==> flow/design.v <==
`timescale 1ns / 1ps
module randomLED(
	input clk_100mhz,
	input module_trigger,
	input calScore_clear,
	output [7:0] module_output
    );
	 integer module_clk = 0;
	 integer selected_led = 0;
	 parameter delay_time = 15000000;
	 reg[7:0] led_outs = 8'b00000000;
	always@(posedge clk_100mhz)
		begin
			module_clk = module_clk + 1;
			if (module_clk > delay_time)
				begin
					if (module_trigger)
						begin
							selected_led = module_clk % 8;
							led_outs[selected_led] = 1'b1;
							module_clk = 0;
						end
				end
			if (calScore_clear == 1)
			begin
				led_outs = 8'b00000000;
			end
		end
	assign module_output = led_outs;
endmodule
Step by step through the tools: randomLED
What the tools print for randomLED, step after step.
Line numbers count from 1 in the design file above.
Cell names lack the library's common part.
{"block": "inputs", "top": "randomLED", "clock": "clk_100mhz", "lib": "sky130hd", "corner": "tt_025C_1v80"}

Word-level counts
Source: Yosys, flattened and elaborated, memories not mapped. Widths are those after wreduce. Registers that Yosys merges into a memory's read port (data or address) are not register bits. Print and check cells do not count. Equal cells are merged and count once.
{"block": "bits", "regBits": 40, "in_bits": 3, "elab_cells": 14}
{"block": "op_classes", "addsub": 2, "n_cmp": 1, "n_shift": 1, "n_mux": 2, "logic": 4, "reduce_logical": 2}
{"block": "op_table", "operator": "two-way mux 32 bit", "n": 2}
{"block": "op_table", "operator": "variable shift 1 x 33 -> 8 bit with constant A", "n": 1}
{"block": "op_table", "operator": "negation 4 -> 33 bit", "n": 1}
{"block": "op_table", "operator": "adder 32 x 2 -> 32 bit with constant B", "n": 1}
{"block": "op_table", "operator": "> comparator 32 x 25 -> 1 bit with constant B", "n": 1}
{"block": "op_table", "operator": "AND 8 bit", "n": 1}
{"block": "op_table", "operator": "OR 8 bit", "n": 1}
{"block": "op_table", "operator": "NOT 8 bit", "n": 1}
{"block": "op_table", "operator": "OR reduction 3 bit", "n": 1}
{"block": "op_table", "operator": "AND reduction 2 bit", "n": 1}
{"block": "op_table", "operator": "AND 1 bit", "n": 1}

Longest topological paths
Depth = most cells in a row (Yosys ltp): at word level without a register or memory, in the mapped netlist without a sequential cell, where the memories' decode and read muxes count.
{"block": "depth", "word_depth": 8, "ABC_AREA": 0, "ltp_mapped": 19}

After synthesis
The flow's flattened synthesis, as Yosys stat reports it; memories are mapped. The netlist is that of the ABC_AREA named above (0 if unset); the other value can give another one.
The area totals of this step are shown rounded.
{"block": "types", "cell_type": "dfxtp_1", "n": 40}
{"block": "types", "cell_type": "nor2_1", "n": 44}
{"block": "types", "cell_type": "xor2_1", "n": 16}
{"block": "types", "cell_type": "xnor2_1", "n": 15}
{"block": "types", "cell_type": "ha_1", "n": 7}
{"block": "types", "cell_type": "nand3_1", "n": 17}
{"block": "types", "cell_type": "nand2_1", "n": 20}
{"block": "types", "cell_type": "and3_1", "n": 10}
{"block": "types", "cell_type": "a32o_1", "n": 5}
{"block": "types", "cell_type": "nor3_1", "n": 10}
{"block": "types", "cell_type": "nand4_4", "n": 2}
{"block": "types", "cell_type": "nand4_1", "n": 6}
{"block": "types", "cell_type": "buf_6", "n": 3}
{"block": "types", "cell_type": "inv_1", "n": 8}
{"block": "types", "cell_type": "a22o_1", "n": 3}
{"block": "types", "cell_type": "nor4_1", "n": 4}
{"block": "types", "cell_type": "buf_4", "n": 3}
{"block": "types", "cell_type": "nor3b_1", "n": 3}
Not listed: further types 37, cells in them 57.
{"block": "synth_totals", "mapped_cells": 273, "yosys_area_mm2": 0.00233, "seqArea_mm2": 0.000801, "flip_flops": 40, "n_buf": 13}

Timing after synthesis
Path of least setup slack by OpenSTA after synthesis, without wires, with an ideal clock, recovery checks aside; 20% of the period is set as input and as output delay. Where synthesis merged equal registers, the netlist keeps one of their names.
{"block": "synth_path", "path_type": "register -> register", "from": "register module_clk[13]", "to": "register led_outs[2]", "period_ns": 3.41, "setup_ns": 0.059, "launch_ns": 0.000, "t_arrival_ns": 3.453, "t_required_ns": 3.351, "setup_slack_ns": -0.102, "path_delay_ns": 3.512, "path_stages": 19, "period_less_setup_slack_ns": 3.512}
"path_delay_ns" is the arrival time less input delay plus setup time.
"path_stages" counts driving pins, that of a launching flip-flop among them; a cell with two outputs on the path counts twice.
"period_less_setup_slack_ns" = period - worst setup slack (recovery checks aside). The figure is calculated, with input and output delays left at 20% of the set period.
The rows between start and end are the longest chain of elaborated cells between them; the timing report does not say that the signal goes this way. Where chains are equally long, one stands for them.
A line is the first line of the expression or statement that the cell stems from. Yosys adds cells for indexed reads and writes and turns some case tables into memories.
Where a signal picks the word or bit written, the line may be left out of the assigning lines.
{"block": "synth_via", "cell_sequence": "dfxtp_1 -> buf_4 -> nand3_2 -> or4_1 -> buf_2 -> nor3_2 -> nand3_1 -> xor2_1 -> or2_2 -> inv_1 -> nor2_1 -> ha_1 -> nor4b_1 -> nand3_1 -> o31ai_1 -> nand3b_1 -> nor3_1 -> and3_1 -> a22o_1", "elab_chain_cells": 7}
{"block": "synth_rtl", "element": "start: declaration", "line": 8, "rtl": "integer module_clk = 0;"}
{"block": "synth_rtl", "element": "start: assignment", "line": 14, "rtl": "module_clk = module_clk + 1;"}
{"block": "synth_rtl", "element": "start: assignment", "line": 21, "rtl": "module_clk = 0;"}
{"block": "synth_rtl", "element": "adder 32 x 2 -> 32 bit", "line": 14}
{"block": "synth_rtl", "element": "AND 1 bit"}
{"block": "synth_rtl", "element": "negation 4 -> 33 bit", "line": 20, "rtl": "led_outs[selected_led] = 1'b1;"}
{"block": "synth_rtl", "element": "variable shift 1 x 33 -> 8 bit", "line": 20}
{"block": "synth_rtl", "element": "NOT 8 bit", "line": 20}
{"block": "synth_rtl", "element": "AND 8 bit", "line": 20}
{"block": "synth_rtl", "element": "OR 8 bit", "line": 20}
{"block": "synth_rtl", "element": "end: assignment", "line": 26, "rtl": "led_outs = 8'b00000000;"}
{"block": "synth_rtl", "element": "end: declaration", "line": 11, "rtl": "reg[7:0] led_outs = 8'b00000000;"}

Timing after layout
Path of least setup slack in the final report of entry A (OpenROAD, finished layout, wires in). Where an end is a register, its clock arrival counts in the times.
{"block": "layout_path", "path_type": "register -> register", "from": "register module_clk[14]", "to": "register led_outs[6]", "period_ns": 2.0, "setup_ns": 0.05, "launch_ns": 0.30, "t_arrival_ns": 3.38, "t_required_ns": 2.25, "setup_slack_ns": -1.13, "path_stages": 17}
The rows between start and end are the longest chain of elaborated cells between them; the timing report does not say that the signal goes this way. Where chains are equally long, one stands for them.
Where a signal picks the word or bit written, the line may be left out of the assigning lines.
{"block": "layout_via", "cell_sequence": "dfxtp_2 -> nand3_4 -> or4_4 -> nor3_4 -> nand3_2 -> xor2_2 -> or2_4 -> inv_4 -> nor2_4 -> ha_4 -> nor4b_4 -> nand3_1 -> o31ai_1 -> nand3b_1 -> nor3_2 -> and3_1 -> a22o_1", "elab_chain_cells": 7}
{"block": "layout_rtl", "element": "start: declaration", "line": 8, "rtl": "integer module_clk = 0;"}
{"block": "layout_rtl", "element": "start: assignment", "line": 14, "rtl": "module_clk = module_clk + 1;"}
{"block": "layout_rtl", "element": "start: assignment", "line": 21, "rtl": "module_clk = 0;"}
{"block": "layout_rtl", "element": "adder 32 x 2 -> 32 bit", "line": 14}
{"block": "layout_rtl", "element": "AND 1 bit"}
{"block": "layout_rtl", "element": "negation 4 -> 33 bit", "line": 20, "rtl": "led_outs[selected_led] = 1'b1;"}
{"block": "layout_rtl", "element": "variable shift 1 x 33 -> 8 bit", "line": 20}
{"block": "layout_rtl", "element": "NOT 8 bit", "line": 20}
{"block": "layout_rtl", "element": "AND 8 bit", "line": 20}
{"block": "layout_rtl", "element": "OR 8 bit", "line": 20}
{"block": "layout_rtl", "element": "end: assignment", "line": 26, "rtl": "led_outs = 8'b00000000;"}
{"block": "layout_rtl", "element": "end: declaration", "line": 11, "rtl": "reg[7:0] led_outs = 8'b00000000;"}

Memo
Re: implementation data of randomLED

randomLED through Yosys and OpenROAD on sky130hd: 2 stored runs, unordered, with their settings and measured results. The constraints put input and output delay at 20% of the set period each and load the outputs with 0.01 pF.
By "final_power_uw" is meant OpenSTA's value without simulated activity: inputs other than the clock are taken to toggle once in ten clock periods, and the tool carries that through the logic.
The measured numbers are rounded.

{"run": "entry A", "settings": { "period_ns": 2.0, "CORE_UTILIZATION": 21, "SETUP_SLACK_MARGIN": 0.45, "PLACE_DENSITY": 0.5, "HOLD_SLACK_MARGIN": -0.08, "CORE_MARGIN": 3, "CELL_PAD_IN_SITES_GLOBAL_PLACEMENT": 0, "CTS_CLUSTER_DIAMETER": 214, "MIN_ROUTING_LAYER": "met2", "CAP_MARGIN": 20, "SLEW_MARGIN": 20 }, "results": { "synth_chip_area_mm2": 0.00233, "finish.utilization_pct": 35.0, "final_stdcell_area_mm2": 0.00369, "final_hold_ws_ns": 0.465, "final_power_uw": 3190, "setup_worst_slack_ns": -1.13, "die_footprint_mm2": 0.0124, "setup_tns_ns": -26.3 }}
{"run": "entry B", "settings": { "period_ns": 3.42, "CORE_UTILIZATION": 57, "PLACE_DENSITY": 0.53, "CORE_ASPECT_RATIO": 1.09, "CELL_PAD_IN_SITES_GLOBAL_PLACEMENT": 2, "ABC_AREA": 0, "GPL_TIMING_DRIVEN": 0, "CTS_CLUSTER_SIZE": 11, "CTS_CLUSTER_DIAMETER": 177, "CAP_MARGIN": 20, "CORE_MARGIN": 2, "SLEW_MARGIN": 20 }, "outcome": "not finished: placement ended with error GPL-0301"}
