==> flow/design.v <==
`timescale 1ns / 1ps
module movementOfLED(
		input clk_100mhz,
		input btn_left,
		input btn_right,
		output[7:0] module_output
    );
	 integer module_clk = 0;
	 parameter delay_time = 23000000;
	 reg[7:0] led_outs = 8'b00000001;
	 always@ (posedge clk_100mhz)
		 begin
			if (module_clk > delay_time)
				begin
					if (btn_left)
						begin
							module_clk = 0;
							case (led_outs)
								8'b00000001: led_outs <= 8'b00000010;
								8'b00000010: led_outs <= 8'b00000100;
								8'b00000100: led_outs <= 8'b00001000;
								8'b00001000: led_outs <= 8'b00010000;
								8'b00010000: led_outs <= 8'b00100000;
								8'b00100000: led_outs <= 8'b01000000;
								8'b01000000: led_outs <= 8'b10000000;
								8'b10000000: led_outs <= 8'b00000001;
							endcase
						end
					if (btn_right)
						begin
							module_clk = 0;
							case (led_outs)
								8'b00000100: led_outs <= 8'b00000010;
								8'b00001000: led_outs <= 8'b00000100;
								8'b00010000: led_outs <= 8'b00001000;
								8'b00100000: led_outs <= 8'b00010000;
								8'b01000000: led_outs <= 8'b00100000;
								8'b10000000: led_outs <= 8'b01000000;
								8'b00000001: led_outs <= 8'b10000000;
								8'b00000010: led_outs <= 8'b00000001;
							endcase
						end
				end
			else
				module_clk = module_clk + 1;
		 end  
	assign module_output = led_outs;
endmodule
**Step by step through the tools: movementOfLED**

The steps from the RTL of movementOfLED to its reports follow in flow order.
Line numbers count from 1 in the design file above.
Library cell names are shortened.
A cell with -- has no value.

- Top: movementOfLED
- Clock port: clk_100mhz
- Library: sky130hd
- Library corner: tt_025C_1v80

**After elaboration**

Source: Yosys, flattened and elaborated, memories not mapped. Widths are those after wreduce. Registers that Yosys merges into a memory's read port (data or address) are not register bits. Print and check cells do not count. Equal cells are merged and count once.

- Clocked read ports x word width: 0
- Bits in latches: 0
- Register bits after elaboration: 40
- Bits in read-only memories: 0
- RAM bits: 0
- Memories kept: 0
- Word-level cells: 20

- Reduce/logical cells: 0
- Bitwise gates (word level): 0
- Shifts and indexed selects: 0
- Divide/modulo/power cells: 0
- $add $sub $neg: 1
- Muxes and demuxes: 7
- Eq/ne operators: 9
- $lt $le $gt $ge: 1
- Multipliers: 0

Operator list:

| operator | count |
|---|---|
| case mux 8 bit (select 8 bit) | 2 |
| two-way mux 32 bit | 3 |
| adder 32 x 2 -> 32 bit (second input constant) | 1 |
| greater-than comparator 32 x 26 -> 1 bit (second input constant) | 1 |
| two-way mux 8 bit | 2 |
| == test 8 x 1 -> 1 bit (second input constant) | 1 |
| == test 8 x 2 -> 1 bit (second input constant) | 1 |
| == test 8 x 3 -> 1 bit (second input constant) | 1 |
| == test 8 x 4 -> 1 bit (second input constant) | 1 |
| == test 8 x 5 -> 1 bit (second input constant) | 1 |
| == test 8 x 6 -> 1 bit (second input constant) | 1 |
| == test 8 x 7 -> 1 bit (second input constant) | 1 |
| == test 8 bit (second input constant) | 1 |
| != test 3 bit (second input constant) | 1 |

**Depth**

Depth = most cells in a row (Yosys ltp): at word level without a register or memory, in the mapped netlist without a sequential cell, where the memories' decode and read muxes count.

- Word-level depth: 5
- ABC_AREA: 0
- Depth in mapped cells: 7

**Mapped cells and area**

Source: synth_stat.txt of the flow (Yosys; design flattened, memories mapped). It holds for the ABC_AREA given above (unset counts as 0); a run with the other value may have another netlist.

Cell types:

| type | count |
|---|---|
| edfxtp_1 | 40 |
| nor2_2 | 28 |
| xor2_1 | 19 |
| nand4_1 | 15 |
| nand3_1 | 16 |
| xnor2_1 | 9 |
| nand2_1 | 18 |
| nor4_4 | 3 |
| nor2_1 | 13 |
| buf_6 | 4 |
| and3_1 | 7 |
| o221ai_1 | 5 |
| inv_1 | 11 |
| nor4_1 | 5 |
| nor3_1 | 6 |
| and4_1 | 3 |
| ha_1 | 2 |
| nand4_2 | 2 |

Not listed: further types 28, cells in them 37.

- Mapped flip-flops: 40
- Sequential area: 0.0012012 mm2
- Buffers: 8
- Synthesis area: 0.00261 mm2
- Mapped cells: 243

**Timing after synthesis**

OpenSTA on the mapped netlist: ideal clock, no wires. The path of least setup slack (recovery checks aside). Input and output delay are each 20% of the period. Register names are those of the netlist, which keeps one name where synthesis merged equal registers.

- Path kind: flip-flop to flip-flop
- Start: reg module_clk[21]
- End: reg module_clk[0]
- Driving pins on the path: 7
- Path buffers: 1
- Period: 3.36 ns
- Data arrival time: 1.998 ns
- Required time: 2.983 ns
- Path delay: 2.375 ns
- Setup slack: 0.985 ns
- Launch time at the first pin: 0.000 ns
- Setup time: 0.377 ns
- Period reached after synthesis: 2.375 ns

"path delay" is the arrival time less input delay plus setup time.
"driving pins on the path": output pins that drive a net of the path, with the launching flip-flop's if there is one; two outputs of one cell count as two.
"period reached after synthesis" = period - worst setup slack (recovery checks aside). The figure is calculated, with input and output delays left at 20% of the set period.
Between the ends stands the longest chain of elaborated cells between them, by number of cells; it is not shown to be the way that was timed. Of several equally long chains one is given.
A line is the first line of the expression or statement that the cell stems from. Yosys adds cells for indexed reads and writes and turns some case tables into memories.
At most two assigning lines are given for a register; there are more.
The path ends at the enable pin of a flip-flop; only ways to that pin are counted.

- Path through: edfxtp_1 > nor4b_4 > and3_1 > a31oi_2 > a211oi_4 > buf_6 > nand2_2
- Length of the longest elaborated chain: 2

RTL lines, path post-synthesis:

| what | RTL line | source |
|---|---|---|
| from (decl) | 8 | `integer module_clk = 0;` |
| from (assign) | 17 | `module_clk = 0;` |
| from (assign) | 45 | `module_clk = module_clk + 1;` |
| greater-than comparator 32 x 26 -> 1 bit | 13 | `if (module_clk > delay_time)` |
| != test 3 bit | -- |  |
| to (assign) | 17 |  |
| to (assign) | 45 |  |
| to (decl) | 8 |  |

**Timing after layout**

From the final timing report of run 1: the path of least setup slack in the routed layout; clock arrival at registers is part of the times.

- Path kind: flip-flop to flip-flop
- Start: reg module_clk[16]
- End: reg module_clk[20]
- Path buffers: 1
- Data arrival time: 2.44 ns
- Required time: 3.11 ns
- Setup slack: 0.67 ns
- Setup time: 0.27 ns
- Period: 3.11 ns
- Launch time at the first pin: 0.28 ns
- Driving pins on the path: 7

Between the ends stands the longest chain of elaborated cells between them, by number of cells; it is not shown to be the way that was timed. Of several equally long chains one is given.
At most two assigning lines are given for a register; there are more.
The path ends at the data pin of a flip-flop with enable; ways to the enable are not counted.

- Path through: edfxtp_1 > nor4b_4 > and3_1 > a31oi_2 > a211oi_4 > buf_4 > nor2_2
- Length of the longest elaborated chain: 2

RTL lines, path post-layout:

| what | RTL line | source |
|---|---|---|
| from (decl) | 8 | `integer module_clk = 0;` |
| from (assign) | 17 | `module_clk = 0;` |
| from (assign) | 45 | `module_clk = module_clk + 1;` |
| adder 32 x 2 -> 32 bit | 45 |  |
| two-way mux 32 bit | 13 | `if (module_clk > delay_time)` |
| to (assign) | 17 |  |
| to (assign) | 45 |  |
| to (decl) | 8 |  |

## Implementation results

2 stored runs of movementOfLED in the flow (synthesis by Yosys, layout by OpenROAD, sky130hd cells), in arbitrary order. Constraints: input delay and output delay 20% of the set period each, output load 0.01 pF.

### Run 1

Settings: `period_ns=3.11`, `CORE_UTILIZATION=16`, `PLACE_DENSITY=0.56`, `HOLD_SLACK_MARGIN=0.26`, `CORE_ASPECT_RATIO=0.83`, `CELL_PAD_IN_SITES_DETAIL_PLACEMENT=2`, `TNS_END_PERCENT=55`, `ABC_AREA=0`, `CAP_MARGIN=30`, `SLEW_MARGIN=5`, `MIN_ROUTING_LAYER=met2`, `CORE_MARGIN=2`

- Cell area after synthesis: 0.00261 mm2
- Final setup TNS: 0.000 ns
- Smallest setup slack: 0.673 ns
- Area of the die: 0.0173547 mm2
- Standard-cell area after routing: 0.0030842 mm2

### Run 2

Settings: `period_ns=3.65`, `CORE_UTILIZATION=23`, `SETUP_SLACK_MARGIN=0.29`, `PLACE_DENSITY_LB_ADDON=0.05`, `TNS_END_PERCENT=60`, `ABC_AREA=1`, `SLEW_MARGIN=40`, `MIN_ROUTING_LAYER=met2`, `CAP_MARGIN=20`, `CORE_MARGIN=2`

- Cell area after synthesis: 0.0029103 mm2
- Final setup TNS: 0.000 ns
- Smallest setup slack: 1.303 ns
- Area of the die: 0.0135688 mm2
- Standard-cell area after routing: 0.0033169 mm2
